==> flow/design.v <==
`timescale 1ns / 1ps
module calc(out, decimal, CLK, RST, CE,plus,sub,multi,equal);
output[14:0] out;
input[9:0] decimal;
input CLK, RST, CE,plus,sub,multi,equal;
reg[3:0] count;
reg[3:0] ope;
reg[14:0] REGA,REGB;
wire [5:0] d;
assign d = dectobin(decimal);
function[3:0] dectobin;
    input[9:0] in;
        if(in[9])
            dectobin = 9;
        else if(in[8])
            dectobin = 8;
        else if(in[7])
            dectobin = 7;
        else if(in[6])
            dectobin = 6;
        else if(in[5])
            dectobin = 5;
        else if(in[4])
            dectobin = 4;
        else if(in[3])
            dectobin = 3;
        else if(in[2])
            dectobin = 2;
        else if(in[1])
            dectobin = 1;
        else if(in[0])
            dectobin = 0; 
endfunction
always @(posedge CLK or negedge RST)
    if(!RST)
        begin
            REGA <= 0;REGB<=0;count<=0;ope<=0;
        end
    else if((decimal != 0)&&(count <7))
        begin
            REGA<=(REGA*10)+d;
            count<=count+1;
        end
    else if(plus)
        begin
            if(ope==1)
                begin
                REGB<=REGB+REGA;
                end
            else if(ope==2)
                begin
                REGB<=REGB-REGA;
                end
            else if(ope==3)
                begin
                REGB<=REGA*REGB;
                end
            else
                begin
                REGB<=REGA;
                end
            ope<=1;count<=0;REGA<=0;
        end
    else if(sub)
        begin
            if(ope==1)
                begin
                REGB<=REGB+REGA;
                end
            else if(ope==2)
                begin
                REGB<=REGB-REGA;
                end
            else if(ope==3)
                begin
                REGB<=REGA*REGB;
                end
            else
                begin
                REGB<=REGA;
                end
            ope<=2;count<=0;REGA<=0;
        end
    else if(multi)
        begin
            if(ope==1)
                begin
                REGB<=REGB+REGA;
                end
            else if(ope==2)
                begin
                REGB<=REGB-REGA;
                end
            else if(ope==3)
                begin
                REGB<=REGA*REGB;
                end
            else
                begin
                REGB<=REGA;
                end
            ope<=3;count<=0;REGA<=0;
        end
    else if(equal)
        begin
            if(ope==1)
                begin
                REGB<=REGB+REGA;
                end
            else if(ope==2)
                begin
                REGB<=REGB-REGA;
                end
            else if(ope==3)
                begin
                REGB<=REGA*REGB;
                end
            ope<=0;count<=0;REGA<=0;
        end
    else if(CE)
        begin
            REGA<=0;count<=0;
        end
assign out = REGB;
endmodule
* Reports on calc
Tool output for the design above, in the order of the flow. Line numbers count from 1 in the design file above. Library cell names are shortened. A cell with - has no value.
Design: top calc, clock port CLK, library sky130hd, corner tt_025C_1v80

* After elaboration
Yosys after proc, flatten, opt, wreduce and memory -nomap, before mapping. Memory bits, and registers merged into a memory's read port (data or address), are not among the register bits. Print and check cells are not counted. Equal cells are merged and count once.
Bit counts: register bits 38, bits of input ports 17, output and inout bits 15, cells after elaboration 58
Cells by class: add/subtract/negate cells 4, multipliers 2, $lt $le $gt $ge 1, equality and inequality tests 3, multiplexer cells 36, bitwise gates (word level) 1, reduce/logical cells 7
Operator list (number):
- two-way mux 15 bit | 16
- multiplier 15 x 15 -> 15 bit | 1
- two-way mux 4 bit | 20
- multiplier 15 x 3 -> 14 bit (second input constant) | 1
- adder 15 bit | 1
- subtractor 15 bit | 1
- adder 15 x 4 -> 15 bit | 1
- nonzero test 6 bit | 2
- nonzero test 10 bit | 1
- equality test 4 x 2 -> 1 bit (second input constant) | 2
- adder 4 x 1 -> 4 bit (second input constant) | 1
- equality test 4 x 1 -> 1 bit (second input constant) | 1
- < comparator 4 x 3 -> 1 bit (second input constant) | 1
- nonzero test 4 bit | 1
- AND reduction 3 bit | 1
- AND reduction 2 bit | 1
- logical AND 1 bit | 1
- NOT 1 bit | 1

* Longest topological paths
Depth = most cells in a row (Yosys ltp): at word level without a register or memory, in the mapped netlist without a sequential cell, where the memories' decode and read muxes count.
Depth: depth after elaboration 12, ABC_AREA 0, gate-level depth with buffers 23

* After synthesis
Source: synth_stat.txt of the flow (Yosys; design flattened, memories mapped). It holds for the ABC_AREA given above (unset counts as 0); a run with the other value may have another netlist.
Cell types:
- fa_1 | number 71, area in all 1.42E+03 µm²
- ha_1 | number 97, area in all 1.21E+03 µm²
- dfrtp_1 | number 37, area in all 925.888 µm²
- inv_1 | number 126, area in all 472.954 µm²
- xnor2_1 | number 43, area in all 376.611 µm²
- nand2_1 | number 93, area in all 349.085 µm²
- and2_1 | number 46, area in all 287.776 µm²
- nor2_1 | number 76, area in all 285.274 µm²
- a21oi_1 | number 49, area in all 245.235 µm²
- o21ai_0 | number 48, area in all 240.23 µm²
- xor2_1 | number 18, area in all 157.651 µm²
- clkbuf_1 | number 34, area in all 127.622 µm²
- nand3_1 | number 23, area in all 115.11 µm²
- a211oi_1 | number 12, area in all 90.086 µm²
- nor3_1 | number 18, area in all 90.086 µm²
- a21o_1 | number 8, area in all 60.058 µm²
- o211ai_1 | number 8, area in all 60.058 µm²
- o31ai_1 | number 7, area in all 52.55 µm²
Other cell types: 47; their cells: 98.
Synthesis totals: cells in the netlist 912, mapped area 0.0073671 mm², flip-flops 37

* Path before layout
Path of least setup slack by OpenSTA after synthesis, without wires, with an ideal clock, recovery checks aside; 20% of the period is set as input and as output delay. Where synthesis merged equal registers, the netlist keeps one of their names.
Timing path post-synthesis: path kind register to register, from register REGB[1], to register REGB[14], period 5410 ps, library setup time 126 ps, time at the first pin 0 ps, arrival 5652 ps, required time 5284 ps, slack -368 ps, delay of the path 5778 ps, driving pins on the path 22, path buffers 1, synthesis period reached 5778 ps
"delay of the path" = arrival - input delay + setup time. "driving pins on the path": output pins that drive a net of the path, with the launching flip-flop's if there is one; two outputs of one cell count as two. "synthesis period reached" is the clock period less the worst setup slack; recovery checks do not enter. This is arithmetic on one report: input and output delays are still those of the set period (20% each). The rows between start and end are the longest chain of elaborated cells between them; the timing report does not say that the signal goes this way. Where chains are equally long, one stands for them. Each line given opens the expression or statement behind the cell; cells for indexed reads and writes are added by Yosys, which also makes memories of some case tables. At most two assigning lines are given for a register; there are more.
On the way, post-synthesis: path through dfrtp_1 inv_1 clkbuf_1 nor2_1 fa_1 inv_1 fa_1 inv_1 fa_1 fa_1 fa_1 inv_1 fa_1 inv_1 ha_1 or2_2 a21oi_1 a31oi_1 xnor2_1 mux2i_1 mux2i_1 a221o_1, cells in the longest elaborated chain 8, elaborated cells on any way between the ends 13, classes of those cells 2 x add/sub; 1 x mul; 10 x mux
RTL lines, path post-synthesis:
- start, declared | RTL line 8 | reg[14:0] REGA,REGB;
- start, assigned | RTL line 48 | REGB<=REGB+REGA;
- start, assigned | RTL line 52 | REGB<=REGB-REGA;
- multiplier 15 x 15 -> 15 bit | RTL line 116 | REGB<=REGA*REGB;
- two-way mux 15 bit | RTL line 114 | else if(ope==3)
- two-way mux 15 bit | RTL line 110 | else if(ope==2)
- two-way mux 15 bit | RTL line 106 | if(ope==1)
- two-way mux 15 bit | RTL line 104 | else if(equal)
- two-way mux 15 bit | RTL line 84 | else if(multi)
- two-way mux 15 bit | RTL line 64 | else if(sub)
- two-way mux 15 bit | RTL line 44 | else if(plus)
- end, assigned | RTL line 48
- end, assigned | RTL line 52
- end, declared | RTL line 8

* Timing after layout
Path of least setup slack in the final report of run 1 (OpenROAD, finished layout, wires in). Where an end is a register, its clock arrival counts in the times. The report prints the path's times to 10 ps; the period is as set.
Timing path post-layout: path kind register to register, from register REGB[0], to register REGB[14], period 5820 ps, library setup time 110 ps, time at the first pin 280 ps, arrival 5820 ps, required time 5990 ps, slack 170 ps, driving pins on the path 20, path buffers 1
The rows between start and end are the longest chain of elaborated cells between them; the timing report does not say that the signal goes this way. Where chains are equally long, one stands for them. At most two assigning lines are given for a register; there are more.
On the way, post-layout: path through dfrtp_1 buf_4 nand2_1 fa_1 fa_1 inv_1 fa_1 fa_1 fa_1 inv_1 fa_1 inv_1 ha_4 or2_2 a21oi_2 a31oi_4 xnor2_1 mux2i_1 mux2i_1 a221o_1, cells in the longest elaborated chain 8, elaborated cells on any way between the ends 13, classes of those cells 2 x add/sub; 1 x mul; 10 x mux
RTL lines, path post-layout:
- start, declared | RTL line 8 | reg[14:0] REGA,REGB;
- start, assigned | RTL line 48 | REGB<=REGB+REGA;
- start, assigned | RTL line 52 | REGB<=REGB-REGA;
- multiplier 15 x 15 -> 15 bit | RTL line 116 | REGB<=REGA*REGB;
- two-way mux 15 bit | RTL line 114 | else if(ope==3)
- two-way mux 15 bit | RTL line 110 | else if(ope==2)
- two-way mux 15 bit | RTL line 106 | if(ope==1)
- two-way mux 15 bit | RTL line 104 | else if(equal)
- two-way mux 15 bit | RTL line 84 | else if(multi)
- two-way mux 15 bit | RTL line 64 | else if(sub)
- two-way mux 15 bit | RTL line 44 | else if(plus)
- end, assigned | RTL line 48
- end, assigned | RTL line 52
- end, declared | RTL line 8

FLOW RESULTS
============

Flow measurements of calc on sky130hd: 2 stored runs with different settings, listed in no order. Input and output delays are each 20% of the period that was set; the output load is 0.01 pF.
"achieved clock period": clock period set for the run, less the worst setup slack. It is reckoned from that one timing run; input and output delays stay at 20% of the period that was set.
[run 1] settings: period_ns=5.82, CAP_MARGIN=20, CORE_MARGIN=2, CORE_UTILIZATION=40, SLEW_MARGIN=20
[run 1] result: chip area after synthesis (Yosys) 0.0073671 mm², die area 0.0195189 mm², standard-cell area of the final layout 0.008552 mm², utilization 47.4%, worst setup slack after layout 168 ps, worst hold slack 521 ps, achieved clock period 5652 ps
[run 2] settings: period_ns=6.13, CORE_UTILIZATION=35, SETUP_SLACK_MARGIN=1.26, PLACE_DENSITY_LB_ADDON=0.1, CORE_ASPECT_RATIO=1.12, CORE_MARGIN=6, TNS_END_PERCENT=65, MAX_ROUTING_LAYER=met4, CAP_MARGIN=20, SLEW_MARGIN=20
[run 2] result: chip area after synthesis (Yosys) 0.0073671 mm², die area 0.0246804 mm², standard-cell area of the final layout 0.009155 mm², utilization 44.8%, worst setup slack after layout 694 ps, worst hold slack 533 ps, achieved clock period 5436 ps
